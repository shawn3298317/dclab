==> flow/design.v <==
`timescale 1ns/1ps
module SRAM(
	clk,
	reset,
	enable,
	WriteRAM,
	ReadRAM,      
	addr,
	DataWrite,    
	DataRead ,    
	SRAM_ADDR,
	SRAM_DQ,
	SRAM_OE,
	SRAM_WE,
	SRAM_CE,
	SRAM_LB,
	SRAM_UB
);
	input             clk, reset, enable, WriteRAM, ReadRAM;
	input      [19:0] addr;
	input  reg [15:0] DataWrite;
	output reg [15:0] DataRead ;
	output [19:0] SRAM_ADDR;
	output        SRAM_OE, SRAM_WE, SRAM_CE, SRAM_LB, SRAM_UB;
	inout  [15:0] SRAM_DQ;
	assign SRAM_CE = ~enable; 
	assign SRAM_UB = 0;  
	assign SRAM_LB = 0;  
	assign SRAM_OE = ~ReadRAM; 
	assign SRAM_WE = ~WriteRAM;
	assign SRAM_ADDR = addr;
	assign SRAM_DQ = WriteRAM? DataWrite: 16'bz; 
	always@(posedge clk or posedge reset) begin	
		if(reset) begin
			DataRead <= 16'b0;
		end
		else begin
			if (ReadRAM == 1)
				DataRead <= SRAM_DQ; 
			else 
				DataRead <= 16'b0; 
		end
	end
endmodule
Step by step through the tools: SRAM --
What the tools print for SRAM, step after step. Line numbers count from 1 in the design file above. Cell names lack the library's common part. Not given: n/a
Set-up: top SRAM, clock input clk, library sky130hd, corner tt_025C_1v80

Word-level counts --
Yosys after proc, flatten, opt, wreduce and memory -nomap, before mapping. Enables and synchronous resets that opt folds into registers are not counted as muxes. Memory bits, and registers merged into a memory's read port (data or address), are not among the register bits. Print and check cells are not counted. Equal cells are merged and count once.
Storage and ports: flip-flop bits (word level) 16, input port bits 41, output and inout port bits 57, elaborated cells 6
Cells by class: muxes and demuxes 2, bitwise logic cells 3
Operators with widths (number):
- two-way mux 16 bit | 2
- NOT 1 bit | 3

Longest topological paths --
Depth = most cells in a row (Yosys ltp): at word level without a register or memory, in the mapped netlist without a sequential cell, where the memories' decode and read muxes count.
Depth: word-level depth 2, ABC_AREA 0, gate-level depth with buffers 2, depth with buffers taken out 1

Netlist --
Source: synth_stat.txt of the flow (Yosys; design flattened, memories mapped). It holds for the ABC_AREA given above (unset counts as 0); a run with the other value may have another netlist.
Mapped netlist: standard cells after synthesis 76, synthesis area 830.8 sq um, sequential part of the area 400.4 sq um, flip-flop cells 16, buffers 39
Cells by type (number):
- dfrtp_1 | 16
- buf_4 | 38
- and2_2 | 12
- and2_1 | 4
- inv_1 | 4
- buf_6 | 1
- conb_1 | 1

Worst setup path after synthesis --
OpenSTA on the mapped netlist: ideal clock, no wires. The path of least setup slack (recovery checks aside). Input and output delay are each 20% of the period. Register names are those of the netlist, which keeps one name where synthesis merged equal registers.
Timing after synthesis: kind register to output, start point reg DataRead[0], end point out DataRead[0], period 0.519 ns, output delay 0.104 ns, arrival time 0.376 ns, setup slack 0.040 ns, path delay 0.376 ns, stages on the path 1, path buffers 0, period reached after synthesis 0.479 ns
"path delay" is the arrival time less input delay plus setup time. A path that ends at an output port has no setup time. "stages on the path": output pins that drive a net of the path, with the launching flip-flop's if there is one; two outputs of one cell count as two. "period reached after synthesis" is the clock period less the worst setup slack; recovery checks do not enter. This is arithmetic on one report: input and output delays are still those of the set period (20% each). At most two assigning lines are given for a register; there are more.
On the way, after synthesis: cells stage by stage dfrtp_1, length of the longest elaborated chain 0
RTL lines, path after synthesis:
- start, declared | RTL line 22 | output reg [15:0] DataRead ;
- start, assigned | RTL line 35 | DataRead <= 16'b0;
- start, assigned | RTL line 39 | DataRead <= SRAM_DQ;
- end, declared | RTL line 22

Lab notebook: SRAM

Record of 2 stored runs of the RTL-to-layout flow on SRAM, platform sky130hd. The runs are unordered. Constraints: input delay and output delay 20% of the set period each, output load 0.01 pF.

[run 1] flow files
==> flow/run.sh <==
#!/bin/bash
# the make line also repeats the synthesis and layout settings of config.mk as NAME=value (left out here)
make -C /OpenROAD-flow-scripts/flow DESIGN_CONFIG=/design/flow/config.mk WORK_HOME=/design/flow/orfs CLKGATE_MAP_FILE= finish
==> flow/config.mk <==
export PLATFORM = sky130hd
export DESIGN_NAME = SRAM
export DESIGN_NICKNAME = SRAM
export VERILOG_FILES = /design/flow/design.v
export SDC_FILE = /design/flow/constraint.sdc
export NUM_CORES = 4
export LEC_CHECK = 0
export CAP_MARGIN = 40
export CORE_ASPECT_RATIO = 0.84
export CORE_MARGIN = 4
export CORE_UTILIZATION = 17
export MAX_ROUTING_LAYER = met4
export PLACE_DENSITY_LB_ADDON = 0.24
export SETUP_SLACK_MARGIN = 0.12
export SLEW_MARGIN = 20
==> flow/constraint.sdc <==
create_clock -name core_clock -period 0.574 [get_ports {clk}]
set_input_delay 0.1148 -clock core_clock [delete_from_list [all_inputs] [get_ports {clk}]]
set_output_delay 0.1148 -clock core_clock [all_outputs]
set_load 0.01 [all_outputs]

[run 1] result: no results, routing failed with RSZ-0074

[run 2] flow files
==> flow/run.sh <==
#!/bin/bash
# the make line also repeats the synthesis and layout settings of config.mk as NAME=value (left out here)
make -C /OpenROAD-flow-scripts/flow DESIGN_CONFIG=/design/flow/config.mk WORK_HOME=/design/flow/orfs CLKGATE_MAP_FILE= finish
==> flow/config.mk <==
export PLATFORM = sky130hd
export DESIGN_NAME = SRAM
export DESIGN_NICKNAME = SRAM
export VERILOG_FILES = /design/flow/design.v
export SDC_FILE = /design/flow/constraint.sdc
export NUM_CORES = 4
export LEC_CHECK = 0
export CAP_MARGIN = 20
export CELL_PAD_IN_SITES_GLOBAL_PLACEMENT = 1
export CORE_MARGIN = 2
export CORE_UTILIZATION = 47
export CTS_CLUSTER_DIAMETER = 321
export GPL_TIMING_DRIVEN = 0
export MAX_ROUTING_LAYER = met4
export MIN_ROUTING_LAYER = met2
export PLACE_DENSITY_LB_ADDON = 0.13
export SETUP_SLACK_MARGIN = 0.09
export SLEW_MARGIN = 40
export TNS_END_PERCENT = 65
==> flow/constraint.sdc <==
create_clock -name core_clock -period 0.353 [get_ports {clk}]
set_input_delay 0.0706 -clock core_clock [delete_from_list [all_inputs] [get_ports {clk}]]
set_output_delay 0.0706 -clock core_clock [all_outputs]
set_load 0.01 [all_outputs]

[run 2] result: no results, placement failed with FLW-0024
